==> flow/design.v <==
module shift_ff(input wire clk, reset, shift, prev_dff, d_in, output wire q);
  mux2 m(d_in, prev_dff, shift, in);  
  dfrl ff(clk, reset, 1'b1, in, q);
endmodule
module shift_register(input wire clk, reset, load, input wire [15:0] in, 
                      output wire out_bit, output wire [15:0] contents);
wire shift;  
wire intermediate[14:0]; 
  invert n1 (load, shift);
  shift_ff d1(clk, reset, shift, 1'b0, in[15], intermediate[14]);
  shift_ff d2(clk, reset, shift, intermediate[14], in[14], intermediate[13]);
  shift_ff d3(clk, reset, shift, intermediate[13], in[13], intermediate[12]);
  shift_ff d4(clk, reset, shift, intermediate[12], in[12], intermediate[11]);
  shift_ff d5(clk, reset, shift, intermediate[11], in[11], intermediate[10]);
  shift_ff d6(clk, reset, shift, intermediate[10], in[10], intermediate[9]);
  shift_ff d7(clk, reset, shift, intermediate[9], in[9], intermediate[8]);
  shift_ff d8(clk, reset, shift, intermediate[8], in[8], intermediate[7]);
  shift_ff d9(clk, reset, shift, intermediate[7], in[7], intermediate[6]);
  shift_ff d10(clk, reset, shift, intermediate[6], in[6], intermediate[5]);
  shift_ff d11(clk, reset, shift, intermediate[5], in[5], intermediate[4]);
  shift_ff d12(clk, reset, shift, intermediate[4], in[4], intermediate[3]);
  shift_ff d13(clk, reset, shift, intermediate[3], in[3], intermediate[2]);
  shift_ff d14(clk, reset, shift, intermediate[2], in[2], intermediate[1]);
  shift_ff d15(clk, reset, shift, intermediate[1], in[1], intermediate[0]);
  shift_ff d16(clk, reset, shift, intermediate[0], in[0], out_bit);
  assign contents = {intermediate[14], intermediate[13], intermediate[12], intermediate[11], intermediate[10], intermediate[9], 
                     intermediate[8], intermediate[7], intermediate[6], intermediate[5], intermediate[4], intermediate[3], 
                     intermediate[2], intermediate[1], intermediate[0], out_bit};
endmodule
module shift_resgister_out(input wire clk, reset, in1, output wire [15:0] sum);
wire intermediate[14:0];  
  dfrl d1(clk, reset, 1'b1, in1, intermediate[14]);
  dfrl d2(clk, reset, 1'b1, intermediate[14], intermediate[13]);
  dfrl d3(clk, reset, 1'b1, intermediate[13], intermediate[12]);
  dfrl d4(clk, reset, 1'b1, intermediate[12], intermediate[11]);
  dfrl d5(clk, reset, 1'b1, intermediate[11], intermediate[10]);
  dfrl d6(clk, reset, 1'b1, intermediate[10], intermediate[9]);
  dfrl d7(clk, reset, 1'b1, intermediate[9], intermediate[8]);
  dfrl d8(clk, reset, 1'b1, intermediate[8], intermediate[7]);
  dfrl d9(clk, reset, 1'b1, intermediate[7], intermediate[6]);
  dfrl d10(clk, reset, 1'b1, intermediate[6], intermediate[5]);
  dfrl d11(clk, reset, 1'b1, intermediate[5], intermediate[4]);
  dfrl d12(clk, reset, 1'b1, intermediate[4], intermediate[3]);
  dfrl d13(clk, reset, 1'b1, intermediate[3], intermediate[2]);
  dfrl d14(clk, reset, 1'b1, intermediate[2], intermediate[1]);
  dfrl d15(clk, reset, 1'b1, intermediate[1], intermediate[0]);
  assign sum = {in1, intermediate[14], intermediate[13], intermediate[12], intermediate[11], intermediate[10],
                intermediate[9], intermediate[8], intermediate[7], intermediate[6], intermediate[5], 
                intermediate[4], intermediate[3], intermediate[2], intermediate[1], intermediate[0]};
endmodule
module shift_adder (input wire clk, reset, load, input wire [15:0] a, b, 
                    output wire [15:0] contents_a, contents_b, op, output wire carry);
  wire t1, t2, fa_out, cin, cout;
  shift_register a0(clk, reset, load, a, t1, contents_a);
  shift_register b0(clk, reset, load, b, t2, contents_b);
  fulladder fa(t1, t2, cin, fa_out, cout);
  dfrl carry_hold(clk, reset, 1'b1, cout, cin);  
  shift_resgister_out ans(clk, reset, fa_out, op);
  assign carry = cout;
endmodule
module invert (input wire i, output wire o);
  assign o = !i;
endmodule
module and2 (input wire i0, i1, output wire o);
  assign o = i0 & i1;
endmodule
module or2 (input wire i0, i1, output wire o);
  assign o = i0 | i1;
endmodule
module or3 (input wire i0, i1, i2, output wire o);
  wire t;
  or2 or2_0 (i0, i1, t);
  or2 or2_1 (i2, t, o);
endmodule
module xor2 (input wire i0, i1, output wire o);
  assign o = i0 ^ i1;
endmodule
module xor3 (input wire i0, i1, i2, output wire o);
  wire t;
  xor2 xor2_0 (i0, i1, t);
  xor2 xor2_1 (i2, t, o);
endmodule
module mux2 (input wire i0, i1, j, output wire o);
  assign o = (j==0)?i0:i1;
endmodule
module df (input wire clk, in, output wire out);
  reg df_out;
  always@(posedge clk) df_out <= in;
  assign out = df_out;
endmodule
module dfr (input wire clk, reset, in, output wire out);
  wire reset_, df_in;
  invert invert_0 (reset, reset_);
  and2 and2_0 (in, reset_, df_in);
  df df_0 (clk, df_in, out);
endmodule
module dfrl (input wire clk, reset, load, in, output wire out);
wire _in;
  mux2 mux2_0(out, in, load, _in);
  dfr dfr_1(clk, reset, _in, out);
endmodule
module fulladder (input wire i0, i1, cin, output wire sum, cout);  
wire t0, t1, t2;
  xor3 _i0 (i0, i1, cin, sum);
  and2 _i1 (i0, i1, t0);
  and2 _i2 (i1, cin, t1);
  and2 _i3 (cin, i0, t2);
  or3 _i4 (t0, t1, t2, cout);
endmodule
Step by step through the tools: shift_adder
What the tools print for shift_adder, step after step.
Line numbers count from 1 in the design file above.
Operators carry their Yosys type and port widths (W data, S select, Z words).
Cell names lack the library's common part.
{ "setup": {"top_module": "shift_adder", "clock": "clk", "cell_library": "sky130hd", "corner": "tt_025C_1v80"} }

After elaboration
Counts by Yosys on the flattened word-level netlist (proc, flatten, opt, wreduce). Print and check cells are left out. Cells with the same type and inputs are merged into one.
{ "op_classes": {"mux": 32, "bitwise": 55, "n_reduce_logical": 1} }
{ "ops": {"columns": ["op", "n"], "rows": [
  ["$and A1 B1 Y1", 51],
  ["$mux W1", 32],
  ["$or A1 B1 Y1", 2],
  ["$xor A1 B1 Y1", 2],
  ["$logic_not A1 Y1", 1]
]} }
{ "word_totals": {"regBits": 48, "inputBits": 35, "out_inout_bits": 49, "wordCells": 136} }

Logic depth
Longest topological path by Yosys (ltp), each cell counted once; first at word level (registers and memories cut), then after technology mapping (sequential cells cut; the memories' decode and read muxes count).
{ "logic_depth": {"ltp_word": 4, "abc_area": 1, "ltp_mapped": 5, "mapped_depth_nobuf": 4} }

Netlist
Source: synth_stat.txt of the flow (Yosys; design flattened, memories mapped). It holds for the ABC_AREA given above (unset counts as 0); a run with the other value may have another netlist.
The area totals of this step are shown rounded.
{ "by_type": {"columns": ["type", "n", "area_total_um2"], "rows": [
  ["dfxtp_1", 48, 960.922],
  ["buf_4", 48, 360.346],
  ["nor2_1", 78, 292.781],
  ["nand2_1", 62, 232.723],
  ["inv_1", 46, 172.666],
  ["buf_6", 11, 123.869],
  ["fa_1", 1, 20.019],
  ["inv_4", 1, 6.256],
  ["buf_2", 1, 5.005]
]} }
{ "synth_totals": {"stdcells": 296, "mapped_area_mm2": 0.0022, "seq_area_mm2": 0.00096, "ff_cells": 48, "buf_cells": 60} }

Timing after synthesis
Path of least setup slack by OpenSTA after synthesis, without wires, with an ideal clock, recovery checks aside; 20% of the period is set as input and as output delay. Where synthesis merged equal registers, the netlist keeps one of their names.
{ "synth_path": {"path_type": "register -> output", "startpoint": "reg a0.d16.ff.dfr_1.df_0.df_out", "endpoint": "out op[15]", "period_ps": 1760, "output_delay_ps": 352, "t_first_pin_ps": 0, "arrival_ps": 964, "required_ps": 1408, "slack_ps": 444, "path_delay_ps": 964, "driving_pins": 3, "n_path_buf": 1, "synth_period_reached_ps": 1316} }
"path_delay_ps" = arrival - input delay + setup time.
At an output port there is no setup time.
"driving_pins" counts driving pins, that of a launching flip-flop among them; a cell with two outputs on the path counts twice.
"synth_period_reached_ps" = period - worst setup slack (recovery checks aside). The figure is calculated, with input and output delays left at 20% of the set period.
Between the ends stands the longest chain of elaborated cells between them, by number of cells; it is not shown to be the way that was timed. Of several equally long chains one is given.
A line is the first line of the expression or statement that the cell stems from. Yosys adds cells for indexed reads and writes and turns some case tables into memories.
{ "synth_between": {"cell_sequence": "dfxtp_1 -> fa_1 -> buf_4", "elab_chain_cells": 2, "cells_between": 2, "cone_lines": 1, "classes_between": "logic (2)"} }
{ "synth_rtl": {"columns": ["element", "line_no", "source"], "rows": [
  ["from (decl)", 87, "reg df_out;"],
  ["from (assign)", 88, "always@(posedge clk) df_out <= in;"],
  ["$xor A1 B1 Y1 x2", 76, "assign o = i0 ^ i1;"],
  ["to (decl)", 52, "output wire [15:0] contents_a, contents_b, op, output wire carry);"]
]} }
Some nets on the timed path still bear RTL names; the line given drives or declares the net.
{ "synth_nets": {"columns": ["signal", "line_no", "source"], "rows": [
  ["ans.d1._in", 98, "wire _in;"]
]} }

Timing after layout
Path of least setup slack in the final report of record 1 (OpenROAD, finished layout, wires in). Where an end is a register, its clock arrival counts in the times.
The report prints the path's times to 10 ps; the period is as set.
{ "layout_path": {"path_type": "register -> output", "startpoint": "reg b0.d16.ff.dfr_1.df_0.df_out", "endpoint": "out op[15]", "period_ps": 1570, "output_delay_ps": 310, "t_first_pin_ps": 310, "arrival_ps": 1440, "required_ps": 1260, "slack_ps": -180, "driving_pins": 4, "n_path_buf": 2} }
Between the ends stands the longest chain of elaborated cells between them, by number of cells; it is not shown to be the way that was timed. Of several equally long chains one is given.
{ "layout_between": {"cell_sequence": "dfxtp_2 -> fa_2 -> buf_6 -> buf_6", "elab_chain_cells": 2, "cells_between": 2, "cone_lines": 1, "classes_between": "logic (2)"} }
{ "layout_rtl": {"columns": ["element", "line_no", "source"], "rows": [
  ["from (decl)", 87, "reg df_out;"],
  ["from (assign)", 88, "always@(posedge clk) df_out <= in;"],
  ["$xor A1 B1 Y1 x2", 76, "assign o = i0 ^ i1;"],
  ["to (decl)", 52, "output wire [15:0] contents_a, contents_b, op, output wire carry);"]
]} }
Some nets on the timed path still bear RTL names; the line given drives or declares the net.
{ "layout_nets": {"columns": ["signal", "line_no", "source"], "rows": [
  ["ans.d1._in", 98, "wire _in;"]
]} }

Add stored flow runs of shift_adder

Stored flow runs of shift_adder (2 of them; Yosys, OpenROAD, sky130hd). They differ in their settings and are not a sequence. Constraints: input delay and output delay 20% of the set period each, output load 0.01 pF.
By "period_reached_ps" is meant the clock period of the run minus its worst setup slack. This is arithmetic on one report: input and output delays are still those of the set period (20% each).
The results are shown rounded.

Record 1
==> flow/run.sh <==
#!/bin/bash
# the make line also repeats the synthesis and layout settings of config.mk as NAME=value (left out here)
make -C /OpenROAD-flow-scripts/flow DESIGN_CONFIG=/design/flow/config.mk WORK_HOME=/design/flow/orfs CLKGATE_MAP_FILE= finish
==> flow/config.mk <==
export PLATFORM = sky130hd
export DESIGN_NAME = shift_adder
export DESIGN_NICKNAME = shift_adder
export VERILOG_FILES = /design/flow/design.v
export SDC_FILE = /design/flow/constraint.sdc
export NUM_CORES = 4
export LEC_CHECK = 0
export ABC_AREA = 1
export CAP_MARGIN = 20
export CELL_PAD_IN_SITES_DETAIL_PLACEMENT = 0
export CELL_PAD_IN_SITES_GLOBAL_PLACEMENT = 0
export CORE_MARGIN = 2
export CORE_UTILIZATION = 30
export CTS_CLUSTER_DIAMETER = 79
export GPL_ROUTABILITY_DRIVEN = 1
export GPL_TIMING_DRIVEN = 0
export MAX_ROUTING_LAYER = met4
export MIN_ROUTING_LAYER = met2
export SETUP_SLACK_MARGIN = 0.31
export SLEW_MARGIN = 20
==> flow/constraint.sdc <==
create_clock -name core_clock -period 1.57 [get_ports {clk}]
set_input_delay 0.3140 -clock core_clock [delete_from_list [all_inputs] [get_ports {clk}]]
set_output_delay 0.3140 -clock core_clock [all_outputs]
set_load 0.01 [all_outputs]

==> results of record 1, as JSON <==
{
  "synthesis_area_mm2": 0.0022,
  "worst_setup_slack_ps": -180,
  "period_reached_ps": 1755,
  "final_hold_ws_ps": 220,
  "final_cell_area_mm2": 0.0031,
  "design.die.area_mm2": 0.0079
}

Record 2
==> flow/run.sh <==
#!/bin/bash
# the make line also repeats the synthesis and layout settings of config.mk as NAME=value (left out here)
make -C /OpenROAD-flow-scripts/flow DESIGN_CONFIG=/design/flow/config.mk WORK_HOME=/design/flow/orfs CLKGATE_MAP_FILE= finish
==> flow/config.mk <==
export PLATFORM = sky130hd
export DESIGN_NAME = shift_adder
export DESIGN_NICKNAME = shift_adder
export VERILOG_FILES = /design/flow/design.v
export SDC_FILE = /design/flow/constraint.sdc
export NUM_CORES = 4
export LEC_CHECK = 0
export ABC_AREA = 1
export CAP_MARGIN = 20
export CELL_PAD_IN_SITES_GLOBAL_PLACEMENT = 0
export CORE_MARGIN = 2
export CORE_UTILIZATION = 22
export GPL_ROUTABILITY_DRIVEN = 1
export GPL_TIMING_DRIVEN = 1
export MAX_ROUTING_LAYER = met4
export MIN_ROUTING_LAYER = met2
export PLACE_DENSITY_LB_ADDON = 0.02
export SETUP_SLACK_MARGIN = -0.12
export SLEW_MARGIN = 20
==> flow/constraint.sdc <==
create_clock -name core_clock -period 1.33 [get_ports {clk}]
set_input_delay 0.2660 -clock core_clock [delete_from_list [all_inputs] [get_ports {clk}]]
set_output_delay 0.2660 -clock core_clock [all_outputs]
set_load 0.01 [all_outputs]

==> results of record 2, as JSON <==
{
  "synthesis_area_mm2": 0.0022,
  "worst_setup_slack_ps": -240,
  "period_reached_ps": 1575,
  "final_hold_ws_ps": 420,
  "final_cell_area_mm2": 0.0028,
  "design.die.area_mm2": 0.011
}
